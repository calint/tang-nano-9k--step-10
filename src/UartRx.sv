==> flow/design.v <==
parameter Memory_Clock = 81;
parameter PSRAM_WIDTH = 8;
parameter DQ_WIDTH = 16;
parameter ADDR_WIDTH = 21;
parameter Burst_Length  = "16_Bytes";
parameter burst_num = 4;
parameter Fixed_Latency_Enable = "Fixed";
parameter Initial_Latency = 6;
parameter Drive_Strength = 50;
parameter Deep_Power_Down = "OFF";
parameter Hybrid_Sleep_Mode = "OFF";
parameter Refresh_Rate = "normal";
parameter PASR = "full";
parameter shift_delay = 0;
`timescale 100ps / 100ps
`default_nettype none
module UartRx #(
    parameter CLK_FREQ  = 66_000_000,
    parameter BAUD_RATE = 9600
) (
    input wire rst_n,
    input wire clk,
    input wire rx,
    input wire go,
    output reg [7:0] data,
    output reg dr   
);
  localparam BIT_TIME = CLK_FREQ / BAUD_RATE;
  localparam STATE_IDLE = 0;
  localparam STATE_START_BIT = 1;
  localparam STATE_DATA_BITS = 2;
  localparam STATE_STOP_BIT = 3;
  localparam STATE_WAIT_GO_LOW = 4;
  reg [$clog2(5)-1:0] state;
  reg [$clog2(9)-1:0] bit_count;
  reg [(BIT_TIME == 1 ? 1 : $clog2(BIT_TIME))-1:0] bit_counter;
  always_ff @(posedge clk, negedge rst_n) begin
    if (!rst_n) begin
      state <= STATE_IDLE;
      data <= 0;
      bit_count <= 0;
      bit_counter <= 0;
      dr <= 0;
    end else begin
      case (state)
        STATE_IDLE: begin
          if (!rx && go) begin   
            bit_count <= 0;
            if (BIT_TIME == 1) begin
              bit_counter <= BIT_TIME - 1;  
              state <= STATE_DATA_BITS;
            end else begin
              bit_counter <= BIT_TIME / 2 - 1;  
              state <= STATE_START_BIT;
            end
          end
        end
        STATE_START_BIT: begin
          if (bit_counter == 0) begin   
            bit_counter <= BIT_TIME - 1;  
            state <= STATE_DATA_BITS;
          end else begin
            bit_counter <= bit_counter - 1;
          end
        end
        STATE_DATA_BITS: begin
          if (bit_counter == 0) begin
            data[bit_count] <= rx;
            bit_counter <= BIT_TIME - 1;  
            bit_count <= bit_count + 1;
            if (bit_count == 7) begin   
              bit_count <= 0;
              state <= STATE_STOP_BIT;
            end
          end else begin
            bit_counter <= bit_counter - 1;
          end
        end
        STATE_STOP_BIT: begin
          if (bit_counter == 0) begin   
            dr <= 1;
            state <= STATE_WAIT_GO_LOW;
          end else begin
            bit_counter <= bit_counter - 1;
          end
        end
        STATE_WAIT_GO_LOW: begin
          if (!go) begin
            data <= 0;
            dr <= 0;
            state <= STATE_IDLE;
          end
        end
      endcase
    end
  end
endmodule
`default_nettype wire
Reports on UartRx
The steps from the RTL of UartRx to its reports follow in flow order.
Lines are those of the file above, counted from 1.
Operators: Yosys type, input widths -> output width; for muxes data width and select width s.
Library cell names are shortened.
The mark n/a stands for no value.
- top module: UartRx
- clock port: clk
- standard-cell library: sky130hd
- library corner: tt_025C_1v80

After elaboration
Yosys after proc, flatten, opt, wreduce and memory -nomap, before mapping. Memory bits, and registers merged into a memory's read port (data or address), are not among the register bits. Print and check cells are not counted. Equal cells are merged and count once.
- flip-flop bits (word level) at 29
- noted input bits: 4
- noted output and inout bits: 9
- cells after elaboration: 61
- add/subtract/negate cells: 3
- equal/unequal tests: 12
- shift operators: 2
- muxes and demuxes: 21
- noted bitwise gates (word level): 3
- reductions and logical operators: 15
- operator list (operator ; count):
    $pmux 13 s3 ; 1
    $mux 13 ; 3
    $mux 3 ; 6
    $pmux 8 s2 ; 1
    $mux 8 ; 2
    $pmux 3 s5 ; 1
    $ne 2x2->1 const B ; 7
    $sub 13x1->13 const B ; 1
    $logic_not 13->1 ; 1
    $reduce_and 3->1 ; 4
    $mux 4 ; 3
    $shift 1x5->8 ; 1
    $shift 1x5->8 const A ; 1
    $and 8x8->8 ; 1
    $or 8x8->8 ; 1
    $not 8->8 ; 1
    $pmux 4 s2 ; 1
    $reduce_and 7->1 ; 1
    $reduce_bool 2->1 ; 3
    $eq 3x2->1 const B ; 2
    $neg 4->5 ; 1
    $reduce_bool 5->1 ; 1
    $add 4x1->4 const B ; 1
    $eq 4x3->1 const B ; 1
    $reduce_bool 4->1 ; 1
    $eq 3x1->1 const B ; 1
    $eq 3x3->1 const B ; 1
    $logic_not 3->1 ; 1
Other operator kinds: 5; their cells: 6.

Logic depth
Yosys ltp: most cells in a row. Word level: on the elaborated netlist, between registers, memories and ports. Mapped: between sequential cells and ports; inverters and the memories' decode and read muxes count.
- noted depth after elaboration: 7
- ABC_AREA: 0
- gate-level depth with buffers at 7
- mapped depth without buffers: 6

Mapped cells and area
Yosys stat after the flow's synthesis: flattened, memories mapped to cells. It holds for the ABC_AREA given above (unset counts as 0); a run with the other value may have another netlist.
- cell types (cell type ; count ; total area (um2)):
    dfrtp_1 ; 30 ; 750.72
    o211ai_1 ; 15 ; 112.608
    ha_1 ; 7 ; 87.584
    o21ai_0 ; 17 ; 85.082
    inv_1 ; 18 ; 67.565
    nand3_1 ; 10 ; 50.048
    nand2_1 ; 13 ; 48.797
    nor3_1 ; 9 ; 45.043
    a22o_1 ; 5 ; 43.792
    nor4_1 ; 7 ; 43.792
    a22oi_1 ; 5 ; 37.536
    nand2b_1 ; 5 ; 31.28
    mux2i_1 ; 3 ; 30.029
    dfstp_2 ; 1 ; 26.275
    nor2_1 ; 7 ; 26.275
    o22ai_1 ; 4 ; 25.024
    a211oi_1 ; 3 ; 22.522
    clkbuf_1 ; 6 ; 22.522
Other cell types: 38; their cells: 63.
- noted standard cells after synthesis: 228
- cell area after synthesis: 2059.5 um2
- sequential part of the area: 777.0 um2
- noted mapped flip-flops: 31
- buffer cells at 10

Worst setup path after synthesis
Path of least setup slack by OpenSTA after synthesis, without wires, with an ideal clock, recovery checks aside; 20% of the period is set as input and as output delay. Where synthesis merged equal registers, the netlist keeps one of their names.
- kind: flip-flop to flip-flop
- from: reg bit_count[0]
- to: reg data[0]
- period: 2.74 ns
- noted setup time: 0.132 ns
- launch time at the first pin: 0.000 ns
- data arrival time: 1.922 ns
- data required time: 2.608 ns
- noted setup slack: 0.685 ns
- delay of the path at 2.054 ns
- noted stages on the path: 8
- buffers on the path: 1
- synthesis period reached: 2.055 ns
"delay of the path" is the arrival time less input delay plus setup time.
"stages on the path": output pins that drive a net of the path, with the launching flip-flop's if there is one; two outputs of one cell count as two.
"synthesis period reached" is the clock period less the worst setup slack; recovery checks do not enter. This is arithmetic on one report: input and output delays are still those of the set period (20% each).
Between the ends stands the longest chain of elaborated cells between them, by number of cells; it is not shown to be the way that was timed. Of several equally long chains one is given.
Each line given opens the expression or statement behind the cell; cells for indexed reads and writes are added by Yosys, which also makes memories of some case tables.
A register here has more assigning lines than the two given.
- path through: dfrtp_1 clkbuf_1 inv_1 ha_1 or3b_2 nand3b_1 a211oi_1 o22ai_1
- noted length of the longest elaborated chain: 7
- noted elaborated cells on any way between the ends: 8
- source lines of those cells at 3
- those cells by class: add/sub: 1; shift: 2; mux: 2; logic: 3
- RTL lines, path post-synthesis (what ; line ; text):
    from (decl) ; 35 ; reg [$clog2(9)-1:0] bit_count;
    from (assign) ; 41 ; bit_count <= 0;
    from (assign) ; 70 ; bit_count <= bit_count + 1;
    $neg 4->5 ; 68 ; data[bit_count] <= rx;
    $shift 1x5->8 ; 68 ;
    $not 8->8 ; 68 ;
    $and 8x8->8 ; 68 ;
    $or 8x8->8 ; 68 ;
    $mux 8 ; 67 ; if (bit_counter == 0) begin
    $pmux 8 s2 ; 45 ; case (state)
    to (assign) ; 40 ; data <= 0;
    to (assign) ; 68 ;
    to (decl) ; 25 ; output reg [7:0] data,

Timing after layout
Path of least setup slack in the final report of run 1 (OpenROAD, finished layout, wires in). Where an end is a register, its clock arrival counts in the times.
- kind: flip-flop to flip-flop
- from: reg bit_counter[10]
- to: reg bit_counter[12]
- period: 1.99 ns
- noted setup time: 0.06 ns
- launch time at the first pin: 0.28 ns
- data arrival time: 2.25 ns
- data required time: 2.21 ns
- noted setup slack: -0.04 ns
- noted stages on the path: 5
- buffers on the path: 0
Between the ends stands the longest chain of elaborated cells between them, by number of cells; it is not shown to be the way that was timed. Of several equally long chains one is given.
A register here has more assigning lines than the two given.
- path through: dfrtp_1 or4_4 or4_4 o211ai_1 a22o_1
- noted length of the longest elaborated chain: 3
- noted elaborated cells on any way between the ends: 7
- those cells by class: add/sub: 1; eq/ne: 1; mux: 3; reduce/logical: 2
- RTL lines, path post-layout (what ; line ; text):
    from (decl) ; 36 ; reg [(BIT_TIME == 1 ? 1 : $clog2(BIT_TIME))-1:0] bit_counter;
    from (assign) ; 50 ; bit_counter <= BIT_TIME - 1;
    from (assign) ; 53 ; bit_counter <= BIT_TIME / 2 - 1;
    $sub 13x1->13 ; 84 ; bit_counter <= bit_counter - 1;
    $mux 13 ; 80 ; if (bit_counter == 0) begin
    $pmux 13 s3 ; 45 ; case (state)
    to (assign) ; 50 ;
    to (assign) ; 53 ;
    to (decl) ; 36 ;

Subject: flow runs of UartRx

Hi,

Stored flow runs of UartRx (2 of them; Yosys, OpenROAD, sky130hd). They differ in their settings and are not a sequence. Constraints: input delay and output delay 20% of the set period each, output load 0.01 pF.
"reached clock period" means the clock period less the worst setup slack. The figure is calculated, with input and output delays left at 20% of the set period.
"allowed time less slack (worst setup path)" is the time allowed to the run's worst setup path (the clock period less input and output delay, where it has them) less its slack. Clock arrival times count: a late capture clock shortens it, a late launch clock lengthens it.
"total power after layout" is the tool's figure for a default switching activity; nothing was simulated.

Run 1

==> flow/run.sh <==
#!/bin/bash
# the make line also repeats the synthesis and layout settings of config.mk as NAME=value (left out here)
make -C /OpenROAD-flow-scripts/flow DESIGN_CONFIG=/design/flow/config.mk WORK_HOME=/design/flow/orfs CLKGATE_MAP_FILE= finish
==> flow/config.mk <==
export PLATFORM = sky130hd
export DESIGN_NAME = UartRx
export DESIGN_NICKNAME = UartRx
export VERILOG_FILES = /design/flow/design.v
export SDC_FILE = /design/flow/constraint.sdc
export NUM_CORES = 4
export LEC_CHECK = 0
export ABC_AREA = 0
export CAP_MARGIN = 20
export CORE_ASPECT_RATIO = 0.64
export CORE_MARGIN = 8
export CORE_UTILIZATION = 38
export CTS_CLUSTER_DIAMETER = 286
export MAX_ROUTING_LAYER = met4
export MIN_ROUTING_LAYER = met2
export PLACE_DENSITY_LB_ADDON = 0.04
export SETUP_SLACK_MARGIN = 0.38
export SLEW_MARGIN = 20
export TNS_END_PERCENT = 80
==> flow/constraint.sdc <==
create_clock -name core_clock -period 1.99 [get_ports {clk}]
set_input_delay 0.3980 -clock core_clock [delete_from_list [all_inputs] [get_ports {clk}]]
set_output_delay 0.3980 -clock core_clock [all_outputs]
set_load 0.01 [all_outputs]

Measured in run 1:
- noted the worst setup slack after layout: -0.044 ns
- area of the die: 8,090.5 um2
- allowed time less slack (worst setup path): 2.03 ns
- critical path type: flip-flop to flip-flop
- noted the netlist area reported by Yosys: 2,059.5 um2
- noted the total power after layout: 2,553 µW
- noted the sum of negative setup slack: -0.215 ns
- reached clock period: 2.034 ns
- standard-cell area after layout: 3,060.4 um2

Run 2

==> flow/run.sh <==
#!/bin/bash
# the make line also repeats the synthesis and layout settings of config.mk as NAME=value (left out here)
make -C /OpenROAD-flow-scripts/flow DESIGN_CONFIG=/design/flow/config.mk WORK_HOME=/design/flow/orfs CLKGATE_MAP_FILE= finish
==> flow/config.mk <==
export PLATFORM = sky130hd
export DESIGN_NAME = UartRx
export DESIGN_NICKNAME = UartRx
export VERILOG_FILES = /design/flow/design.v
export SDC_FILE = /design/flow/constraint.sdc
export NUM_CORES = 4
export LEC_CHECK = 0
export ABC_AREA = 0
export CAP_MARGIN = 15
export CORE_ASPECT_RATIO = 0.99
export CORE_MARGIN = 2
export CORE_UTILIZATION = 35
export CTS_CLUSTER_DIAMETER = 88
export CTS_CLUSTER_SIZE = 10
export GPL_ROUTABILITY_DRIVEN = 0
export GPL_TIMING_DRIVEN = 1
export PLACE_DENSITY = 0.83
export SLEW_MARGIN = 20
export TNS_END_PERCENT = 65
==> flow/constraint.sdc <==
create_clock -name core_clock -period 4.41 [get_ports {clk}]
set_input_delay 0.8820 -clock core_clock [delete_from_list [all_inputs] [get_ports {clk}]]
set_output_delay 0.8820 -clock core_clock [all_outputs]
set_load 0.01 [all_outputs]

Measured in run 2:
- area of the die: 6,514.0 um2
- noted the netlist area reported by Yosys: 2,059.5 um2
- noted the sum of negative setup slack: 0.000 ns
- allowed time less slack (worst setup path): 1.78 ns
- critical path type: input port to flip-flop
- noted the worst setup slack after layout: 1.744 ns
- standard-cell area after layout: 2,328.5 um2
- reached clock period: 2.666 ns
- noted the total power after layout: 919.6 µW

Regards
