==> flow/design.v <==
parameter Memory_Clock = 81;
parameter PSRAM_WIDTH = 8;
parameter DQ_WIDTH = 16;
parameter ADDR_WIDTH = 21;
parameter Burst_Length  = "16_Bytes";
parameter burst_num = 4;
parameter Fixed_Latency_Enable = "Fixed";
parameter Initial_Latency = 6;
parameter Drive_Strength = 50;
parameter Deep_Power_Down = "OFF";
parameter Hybrid_Sleep_Mode = "OFF";
parameter Refresh_Rate = "normal";
parameter PASR = "full";
parameter shift_delay = 0;
`timescale 100ps / 100ps
`default_nettype none
module Core (
    input wire clk,
    input wire rst_n,
    output reg [1:0] led,
    output reg ramio_enable,
    output reg [1:0] ramio_write_type,
    output reg [2:0] ramio_read_type,
    output reg [31:0] ramio_address,
    output reg [31:0] ramio_data_in,
    input wire [31:0] ramio_data_out,
    input wire ramio_data_out_ready,
    input wire ramio_busy,
    output reg  flash_clk,
    input  wire flash_miso,
    output reg  flash_mosi,
    output reg  flash_cs
);
  localparam STARTUP_WAIT = 1_000_000;
  localparam FLASH_TRANSFER_BYTES_NUM = 32'h0010_0000;
  reg [23:0] flash_data_to_send;
  reg [4:0] flash_bits_to_send;
  reg [31:0] flash_counter;
  reg [7:0] flash_current_byte_out;
  reg [7:0] flash_current_byte_num;
  reg [7:0] flash_data_in[4];
  reg [31:0] ramio_address_next;
  localparam STATE_INIT_POWER = 0;
  localparam STATE_LOAD_CMD_TO_SEND = 1;
  localparam STATE_SEND = 2;
  localparam STATE_LOAD_ADDRESS_TO_SEND = 3;
  localparam STATE_READ_DATA = 4;
  localparam STATE_START_WRITE = 5;
  localparam STATE_WRITE = 6;
  localparam STATE_TEST_1 = 7;
  localparam STATE_TEST_2 = 8;
  localparam STATE_DONE = 9;
  reg [4:0] state = 0;
  reg [4:0] return_state = 0;
  always_ff @(posedge clk, negedge rst_n) begin
    if (!rst_n) begin
      ramio_enable <= 0;
      ramio_read_type <= 0;
      ramio_write_type <= 0;
      ramio_address <= 0;
      ramio_address_next <= 0;
      ramio_data_in <= 0;
      led[1:0] <= 2'b11;
      flash_counter <= 0;
      flash_clk <= 0;
      flash_mosi <= 0;
      flash_cs <= 1;
      state <= STATE_INIT_POWER;
    end else begin
      case (state)
        STATE_INIT_POWER: begin
          if (flash_counter > STARTUP_WAIT) begin
            flash_counter <= 0;
            state <= STATE_LOAD_CMD_TO_SEND;
          end else begin
            flash_counter <= flash_counter + 1;
          end
        end
        STATE_LOAD_CMD_TO_SEND: begin
          flash_cs <= 0;
          flash_data_to_send[23-:8] <= 3;   
          flash_bits_to_send <= 8;
          state <= STATE_SEND;
          return_state <= STATE_LOAD_ADDRESS_TO_SEND;
        end
        STATE_LOAD_ADDRESS_TO_SEND: begin
          flash_data_to_send <= 0;   
          flash_bits_to_send <= 24;
          flash_current_byte_num <= 0;
          state <= STATE_SEND;
          return_state <= STATE_READ_DATA;
        end
        STATE_SEND: begin
          if (flash_counter == 0) begin
            flash_clk <= 0;
            flash_mosi <= flash_data_to_send[23];
            flash_data_to_send <= {flash_data_to_send[22:0], 1'b0};
            flash_bits_to_send <= flash_bits_to_send - 1;
            flash_counter <= 1;
          end else begin
            flash_counter <= 0;
            flash_clk <= 1;
            if (flash_bits_to_send == 0) begin
              state <= return_state;
            end
          end
        end
        STATE_READ_DATA: begin
          if (!flash_counter[0]) begin
            flash_clk <= 0;
            flash_counter <= flash_counter + 1;
            if (flash_counter[3:0] == 0 && flash_counter > 0) begin
              flash_data_in[flash_current_byte_num] <= flash_current_byte_out;
              flash_current_byte_num <= flash_current_byte_num + 1;
              if (flash_current_byte_num == 3) begin
                state <= STATE_START_WRITE;
              end
            end
          end else begin
            flash_clk <= 1;
            flash_current_byte_out <= {flash_current_byte_out[6:0], flash_miso};
            flash_counter <= flash_counter + 1;
          end
        end
        STATE_START_WRITE: begin
          if (!ramio_busy) begin
            ramio_enable <= 1;
            ramio_read_type <= 0;
            ramio_write_type <= 2'b11;
            ramio_address <= ramio_address_next;
            ramio_address_next <= ramio_address_next + 4;
            ramio_data_in <= {
              flash_data_in[3], flash_data_in[2], flash_data_in[1], flash_data_in[0]
            };
            state <= STATE_WRITE;
          end
        end
        STATE_WRITE: begin
          if (!ramio_busy) begin
            ramio_enable <= 0;
            flash_current_byte_num <= 0;
            if (ramio_address_next < FLASH_TRANSFER_BYTES_NUM) begin
              state <= STATE_READ_DATA;
            end else begin
              flash_cs <= 1;
              state <= STATE_TEST_1;
            end
          end
        end
        STATE_TEST_1: begin
          if (!ramio_busy) begin
            ramio_enable <= 1;
            ramio_read_type <= 3'b010;
            ramio_write_type <= 0;
            ramio_address <= 4;
            state <= STATE_TEST_2;
          end
        end
        STATE_TEST_2: begin
          if (ramio_data_out_ready) begin
            if (ramio_data_out == 32'h00_00_41_20) begin   
              led[1:0] <= 2'b00;
            end else begin
              led[1:0] <= 2'b11;
            end
            state <= STATE_DONE;
          end
        end
        STATE_DONE: begin
        end
      endcase
    end
  end
endmodule
`default_nettype wire
# Step by step through the tools: Core
# Tool output for the design above, in the order of the flow.
# Lines are those of the file above, counted from 1.
# Library cell names are shortened.
# A cell with n/a has no value.
# design
top,Core
clock_port,clk
library,sky130hd
lib_corner,tt_025C_1v80

# Word-level counts
# Yosys after proc, flatten, opt, wreduce and memory -nomap, before mapping. Print and check cells are not counted.
# bits
in_bits,37
reg_bits,226
output_inout_bits,75
# classes
n_eq,26
cmp,3
reduce_logical,34
n_logic,2
muxes,45
addsub,4
# op_table
operator,n
32-bit case mux with 3-bit select,1
32-bit two-way mux,3
32-bit case mux with 2-bit select,1
5-bit two-way mux,11
8-bit case mux with 3-bit select,2
5-bit case mux with 8-bit select,1
32-bit by 1-bit adder with 32-bit output (second input constant),1
32-bit by 1-bit greater-than comparator with 1-bit output (second input constant),1
32-bit by 15-bit equality test with 1-bit output (second input constant),1
32-bit by 20-bit greater-than comparator with 1-bit output (second input constant),1
32-bit by 21-bit < comparator with 1-bit output (second input constant),1
32-bit by 3-bit adder with 32-bit output (second input constant),1
32-bit logical NOT,1
16-bit case mux with 2-bit select,1
8-bit two-way mux,4
2-bit != test (second input constant),13
5-bit AND reduction,5
5-bit by 3-bit equality test with 1-bit output (second input constant),4
3-bit AND reduction,6
16-bit two-way mux,1
5-bit case mux with 3-bit select,1
3-bit nonzero test,4
11-bit AND reduction,1
2-bit nonzero test,5
5-bit by 2-bit equality test with 1-bit output (second input constant),2
5-bit logical NOT,2
5-bit case mux with 2-bit select,1
2-bit AND reduction,4
# Other operator kinds: 19; their cells: 34.

# Depth
# Depth = most cells in a row (Yosys ltp): at word level without a register or memory, in the mapped netlist without a sequential cell, where the memories' decode and read muxes count.
# depth
ltp_word,5
ABC_AREA,1
depth_mapped,13
ltp_nobuf,13

# Mapped cells and area
# Yosys stat after the flow's synthesis: flattened, memories mapped to cells. It holds for the ABC_AREA given above (unset counts as 0); a run with the other value may have another netlist.
# by_type
cell_type,n,area_total_um2
dfrtp_1,133,3.33E+03
edfxtp_1,63,1.89E+03
nand2_1,256,960.922
inv_1,135,506.736
nor2_1,103,386.621
xor2_1,42,367.853
o21ai_0,47,235.226
nand3_1,44,220.211
nand4_1,33,206.448
nor3_1,28,140.134
nor4_1,17,106.352
ha_1,8,100.096
a22o_1,7,61.309
buf_4,8,60.058
nor2_4,5,56.304
dfstp_2,2,52.55
clkbuf_1,12,45.043
nand3_2,4,40.038
# Other cell types: 25; their cells: 57.
# mapped
sequential_area_um2,5272.6
buffers,27
cell_count,1004
ff_cells,198
synth_area_um2,9138.8

# Timing after synthesis
# OpenSTA on the mapped netlist: ideal clock, no wires. The path of least setup slack (recovery checks aside). Input and output delay are each 20% of the period. Register names are those of the netlist, which keeps one name where synthesis merged equal registers.
# synth_path
path_type,register to register
startpoint,register flash_counter[0]
endpoint,register flash_bits_to_send[0]
delay_ns,2.726
slack_ns,0.994
launch_ns,0.000
driving_pins,9
setup_ns,0.417
period_ns,3.72
t_arrival_ns,2.309
synth_period_reached_ns,2.726
# "delay_ns" = arrival - input delay + setup time.
# "driving_pins" counts driving pins, that of a launching flip-flop among them; a cell with two outputs on the path counts twice.
# "synth_period_reached_ns" = period - worst setup slack (recovery checks aside). The figure is calculated, with input and output delays left at 20% of the set period.
# Between the ends stands the longest chain of elaborated cells between them, by number of cells; it is not shown to be the way that was timed. Of several equally long chains one is given.
# A line is the first line of the expression or statement that the cell stems from. Yosys adds cells for indexed reads and writes and turns some case tables into memories.
# At most two assigning lines are given for a register; there are more.
# Only ways into the end's enable, where the timed path ends, are counted here.
# synth_via
path_cell_list,dfrtp_1 > inv_1 > ha_1 > nand2_1 > nor2_1 > nand2_1 > nor2_1 > nor2_1 > nor4_1
elab_chain_cells,3
# synth_lines
element,line,source
from (decl),38,reg [31:0] flash_counter;
from (assign),76,flash_counter <= flash_counter + 1;
from (assign),111,flash_counter <= flash_counter + 1;
32-bit logical NOT,94,if (flash_counter == 0) begin
2-bit != test,n/a,
3-bit AND reduction,n/a,
to (assign),88,flash_bits_to_send <= 24;
to (assign),98,flash_bits_to_send <= flash_bits_to_send - 1;
to (decl),37,reg [4:0] flash_bits_to_send;

# Path in the finished layout
# Path of least setup slack in the final report of stored run 1 (OpenROAD, finished layout, wires in). Where an end is a register, its clock arrival counts in the times.
# layout_path
path_type,register to register
startpoint,register state[1]
endpoint,register flash_data_in[1][2]
period_ns,3.63
setup_ns,0.34
t_arrival_ns,2.72
slack_ns,1.03
launch_ns,0.45
driving_pins,7
# Between the ends stands the longest chain of elaborated cells between them, by number of cells; it is not shown to be the way that was timed. Of several equally long chains one is given.
# At most two assigning lines are given for a register; there are more.
# layout_via
path_cell_list,dfrtp_1 > nor2_2 > nand2_2 > inv_1 > nand2_1 > or3_1 > nor2_2
elab_chain_cells,2
# layout_lines
element,line,source
from (decl),53,reg [4:0] state = 0;
from (assign),68,state <= STATE_INIT_POWER;
from (assign),104,state <= return_state;
5-bit by 3-bit equality test with 1-bit output,70,case (state)
5-bit AND reduction,n/a,
to (assign),113,flash_data_in[flash_current_byte_num] <= flash_current_byte_out;
to (decl),41,reg [7:0] flash_data_in[4];

# Settings and measured results of 2 stored flow runs for module Core (sky130hd), not sorted in any way. The constraints put input and output delay at 20% of the set period each and load the outputs with 0.01 pF.
# "timing.worst_path_ns": the worst setup path's part of the clock period (all of it between registers, 20% less for each end at a port) less its slack. A launch clock that arrives late makes it longer, a capture clock that arrives late makes it shorter.
# "design_power_mw": no workload was simulated; the value follows from the tool's default switching activity.
# Among the settings, . means not set for that run.
stored run,period_ns,CORE_UTILIZATION,SETUP_SLACK_MARGIN,PLACE_DENSITY_LB_ADDON,TNS_END_PERCENT,ABC_AREA,CAP_MARGIN,SLEW_MARGIN,MIN_ROUTING_LAYER,MAX_ROUTING_LAYER,CORE_MARGIN,GPL_TIMING_DRIVEN,GPL_ROUTABILITY_DRIVEN,die_area_um2,yosys.chip_area_um2,ws_setup_ns,design_power_mw,utilization_pct,timing.worst_path_ns,timing.worst_path_kind
stored run 1,3.63,21,0.94,0.11,5,1,35,40,met2,met4,2,.,.,45203.0,9138.8,1.026,4.480,26.9,2.60,register to register
stored run 2,2.18,55,0.02,0.06,100,.,20,20,met2,met4,3,0,0,17200.3,8614.5,-0.200,6.978,74.8,2.38,register to register
